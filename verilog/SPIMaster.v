==> flow/design.v <==
module SPIMaster #(parameter CLK_DIV = 2)(
        input clk,
        input reset_n,
        input miso,
        output mosi,
        output sck,
        input data_tx_send,
        input[7:0] data_tx,
        output[7:0] data_rx,
        output busy,
        output new_data
    );
    localparam STATE_SIZE = 2;
    localparam IDLE = 2'd0,
            WAIT_HALF = 2'd1,
            TRANSFER = 2'd2;
    reg [STATE_SIZE-1:0] state_d, state_q;
    reg [7:0] data_d, data_q;
    reg [CLK_DIV-1:0] sck_d, sck_q;
    reg mosi_d, mosi_q;
    reg [2:0] ctr_d, ctr_q;
    reg new_data_d, new_data_q;
    reg [7:0] data_rx_d, data_rx_q;
    wire rst; 
    assign mosi = mosi_q;
    assign sck = (sck_q[CLK_DIV-1]) & (state_q == TRANSFER);  
    assign busy = state_q != IDLE;
    assign data_rx = data_rx_q;
    assign new_data = new_data_q;
	assign rst = ~reset_n;
    always @(*) begin
        sck_d = sck_q;
        data_d = data_q;
        mosi_d = mosi_q;
        ctr_d = ctr_q;
        new_data_d = 1'b0;
        data_rx_d = data_rx_q;
        state_d = state_q;
        case (state_q)
            IDLE: begin
                sck_d = 4'b0;
                ctr_d = 3'b0;
                if (data_tx_send == 1'b1) begin
                    data_d = data_tx;
                    state_d = WAIT_HALF;
                end
            end
            WAIT_HALF: begin
                sck_d = sck_q + 1'b1;
                if (sck_q == {CLK_DIV-1{1'b1}}) begin
                    sck_d = 1'b0;
                    state_d = TRANSFER;
                end
            end
            TRANSFER: begin
                sck_d = sck_q + 1'b1;
                if (sck_q == 4'b0000) begin
                    mosi_d = data_q[7];
                end else if (sck_q == {CLK_DIV-1{1'b1}}) begin
                    data_d = {data_q[6:0], miso};
                end else if (sck_q == {CLK_DIV{1'b1}}) begin
                    ctr_d = ctr_q + 1'b1;
                    if (ctr_q == 3'b111) begin
                        state_d = IDLE;
                        data_rx_d = data_q;
                        new_data_d = 1'b1;
                    end
                end
            end
        endcase
    end
    always @(posedge clk) begin
        if (rst) begin
            ctr_q <= 3'b0;
            data_q <= 8'b0;
            sck_q <= 4'b0;
            mosi_q <= 1'b0;
            state_q <= IDLE;
            data_rx_q <= 8'b0;
            new_data_q <= 1'b0;
        end else begin
            ctr_q <= ctr_d;
            data_q <= data_d;
            sck_q <= sck_d;
            mosi_q <= mosi_d;
            state_q <= state_d;
            data_rx_q <= data_rx_d;
            new_data_q <= new_data_d;
        end
    end
endmodule
# Step by step through the tools: SPIMaster
# What the tools print for SPIMaster, step after step.
# Lines are those of the file above, counted from 1.
# Library cell names are shortened.
# A cell with -- has no value.
[inputs]
top = "SPIMaster"
clock = "clk"
library = "sky130hd"
pvt_corner = "tt_025C_1v80"

# After elaboration
# Yosys after proc, flatten, opt, wreduce and memory -nomap, before mapping. Memory bits, and registers merged into a memory's read port (data or address), are not among the register bits. Print and check cells are not counted. Equal cells are merged and count once.
[word_totals]
ff_bits = 25
latchBits = 0
ramBits = 0
mem_bits_ro = 0
clocked_rd_ports_x_width = 0
mem_count = 0
input_bits = 12
output_inout_bits = 12
[op_classes]
add_sub_neg = 2
mul = 0
n_div = 0
cmp = 0
equal = 12
shifts = 0
mux = 18
logic = 6
n_reduce_logical = 11
[op_table]
columns = ["op", "count"]
rows = [
  ["8-bit 2-to-1 mux", 3],
  ["8-bit case mux with 2-bit select", 1],
  ["2-bit 2-to-1 mux", 7],
  ["2-bit case mux with 3-bit select", 2],
  ["3-bit 2-to-1 mux", 3],
  ["2-bit != test (second input constant)", 4],
  ["4-bit AND reduction", 2],
  ["7-bit AND reduction", 1],
  ["2-bit by 1-bit != test with 1-bit output (second input constant)", 3],
  ["3-bit case mux with 2-bit select", 1],
  ["1-bit inverter", 5],
  ["5-bit AND reduction", 1],
  ["5-bit OR reduction", 1],
  ["2-bit by 1-bit == test with 1-bit output (second input constant)", 2],
  ["2-bit == test (second input constant)", 2],
  ["2-bit zero test", 2],
  ["2-bit nonzero test", 2],
  ["3-bit by 1-bit adder with 3-bit output (second input constant)", 1],
  ["3-bit == test (second input constant)", 1],
  ["3-bit nonzero test", 1],
  ["2-bit by 1-bit adder with 2-bit output (second input constant)", 1],
  ["2-bit AND reduction", 1],
  ["1-bit bitwise AND", 1],
  ["1-bit 2-to-1 mux", 1],
]

# Logic depth
# Yosys ltp: most cells in a row. Word level: on the elaborated netlist, between registers, memories and ports. Mapped: between sequential cells and ports; inverters and the memories' decode and read muxes count.
[depth]
word_depth = 6
ABC_AREA = 0
mapped_depth = 8
ltp_nobuf = 6

# Synthesis result
# The flow's flattened synthesis, as Yosys stat reports it; memories are mapped. The netlist is that of the ABC_AREA named above (0 if unset); the other value can give another one.
# The area totals of this step are shown rounded.
[synth_totals]
cell_count = 131
synth_area_um2 = 1250
ff_cells = 25
buffers = 6
[by_type]
columns = ["cell_type", "count", "area_total_um2"]
rows = [
  ["dfxtp_1", 25, 500.48],
  ["mux2i_1", 19, 190.182],
  ["ha_1", 12, 150.144],
  ["nor2_1", 20, 75.072],
  ["a211oi_1", 6, 45.043],
  ["nand2_1", 11, 41.29],
  ["a21oi_1", 6, 30.029],
  ["a211oi_2", 2, 25.024],
  ["inv_1", 6, 22.522],
  ["a211oi_4", 1, 20.019],
  ["nor2b_1", 3, 18.768],
  ["nand3b_1", 2, 15.014],
  ["buf_6", 1, 11.261],
  ["buf_2", 2, 10.01],
  ["or3b_1", 1, 8.758],
  ["a22oi_1", 1, 7.507],
  ["buf_4", 1, 7.507],
  ["nor3b_1", 1, 7.507],
]
# Other cell types: 11; their cells: 11.

# Timing after synthesis
# OpenSTA on the mapped netlist: ideal clock, no wires. The path of least setup slack (recovery checks aside). Input and output delay are each 20% of the period. Register names are those of the netlist, which keeps one name where synthesis merged equal registers.
[synth_path]
kind = "register to register"
startpoint = "register state_q[0]"
endpoint = "register data_q[0]"
clock_period_ns = 1.81
setup_ns = 0.079
t_arrival_ns = 1.586
slack_ns = 0.144
path_delay_ns = 1.665
stages = 9
synth_period_reached_ns = 1.666
# "path_delay_ns" = arrival - input delay + setup time.
# "stages": output pins that drive a net of the path, with the launching flip-flop's if there is one; two outputs of one cell count as two.
# "synth_period_reached_ns" is the clock period less the worst setup slack; recovery checks do not enter. This is arithmetic on one report: input and output delays are still those of the set period (20% each).
# The rows between start and end are the longest chain of elaborated cells between them; the timing report does not say that the signal goes this way. Where chains are equally long, one stands for them.
# A line is the first line of the expression or statement that the cell stems from. Yosys adds cells for indexed reads and writes and turns some case tables into memories.
[synth_via]
cell_sequence = "dfxtp_1 -> inv_1 -> ha_1 -> buf_4 -> mux2i_1 -> a211oi_4 -> buf_6 -> nor2_1 -> a211oi_2"
elab_chain_len = 3
[synth_lines]
columns = ["item", "line_no", "text"]
rows = [
  ["start, declared", 17, "reg [STATE_SIZE-1:0] state_d, state_q;"],
  ["start, assigned", 78, "state_q <= IDLE;"],
  ["start, assigned", 86, "state_q <= state_d;"],
  ["2-bit == test", 39, "case (state_q)"],
  ["2-bit by 1-bit != test with 1-bit output", "--", ""],
  ["4-bit AND reduction", "--", ""],
  ["end, assigned", 75, "data_q <= 8'b0;"],
  ["end, assigned", 83, "data_q <= data_d;"],
  ["end, declared", 18, "reg [7:0] data_d, data_q;"],
]

# Path in the finished layout
# Path of least setup slack in the final report of record 2 (OpenROAD, finished layout, wires in). Where an end is a register, its clock arrival counts in the times.
[layout_path]
kind = "register to register"
startpoint = "register state_q[1]"
endpoint = "register data_q[0]"
clock_period_ns = 1.19
setup_ns = 0.06
t_arrival_ns = 1.81
slack_ns = -0.39
stages = 9
# The rows between start and end are the longest chain of elaborated cells between them; the timing report does not say that the signal goes this way. Where chains are equally long, one stands for them.
[layout_via]
cell_sequence = "dfxtp_4 -> buf_6 -> ha_4 -> mux2i_4 -> a211oi_4 -> buf_12 -> buf_12 -> nor2_4 -> a211oi_2"
elab_chain_len = 3
[layout_lines]
columns = ["item", "line_no", "text"]
rows = [
  ["start, declared", 17, "reg [STATE_SIZE-1:0] state_d, state_q;"],
  ["start, assigned", 78, "state_q <= IDLE;"],
  ["start, assigned", 86, "state_q <= state_d;"],
  ["2-bit == test", 39, "case (state_q)"],
  ["2-bit by 1-bit != test with 1-bit output", "--", ""],
  ["4-bit AND reduction", "--", ""],
  ["end, assigned", 75, "data_q <= 8'b0;"],
  ["end, assigned", 83, "data_q <= data_d;"],
  ["end, declared", 18, "reg [7:0] data_d, data_q;"],
]

# Below are 2 stored runs of the flow (Yosys, OpenROAD; platform sky130hd) on SPIMaster, each with its settings and what was measured, unordered. Constraints: input delay and output delay 20% of the set period each, output load 0.01 pF.
# "clock_period_reached_ns" = clock period - worst setup slack. The figure is calculated, with input and output delays left at 20% of the set period.
# "timing.worst_path_ns" is the time allowed to the run's worst setup path (the clock period less input and output delay, where it has them) less its slack. Clock arrival times count: a late capture clock shortens it, a late launch clock lengthens it.
# "total_power_mw" is the tool's figure for a default switching activity; nothing was simulated.
# Measured values are rounded.

[[run]]
name = "record 1"
[run.settings]
period_ns = 2.19
CORE_UTILIZATION = 49
SETUP_SLACK_MARGIN = 0.07
CORE_MARGIN = 4
CELL_PAD_IN_SITES_GLOBAL_PLACEMENT = 3
TNS_END_PERCENT = 65
ABC_AREA = 1
GPL_TIMING_DRIVEN = 1
MAX_ROUTING_LAYER = "met5"
CAP_MARGIN = 20
SLEW_MARGIN = 20
[run.results]
outcome = "unfinished; error GPL-0301 in placement"

[[run]]
name = "record 2"
[run.settings]
period_ns = 1.19
CAP_MARGIN = 20
CORE_MARGIN = 2
CORE_UTILIZATION = 40
SLEW_MARGIN = 20
[run.results]
timing.setup.tns_ns = -7.18
layout_stdcell_area_um2 = 1970
timing.worst_path_ns = 1.58
critical_path_kind = "register to register"
clock_period_reached_ns = 1.577
total_power_mw = 3.62
worst_hold_slack_ns = 0.461
worstSetupSlack_ns = -0.387
die_area_um2 = 3580
post_route_util_frac = 0.658
synth_chip_area_um2 = 1250
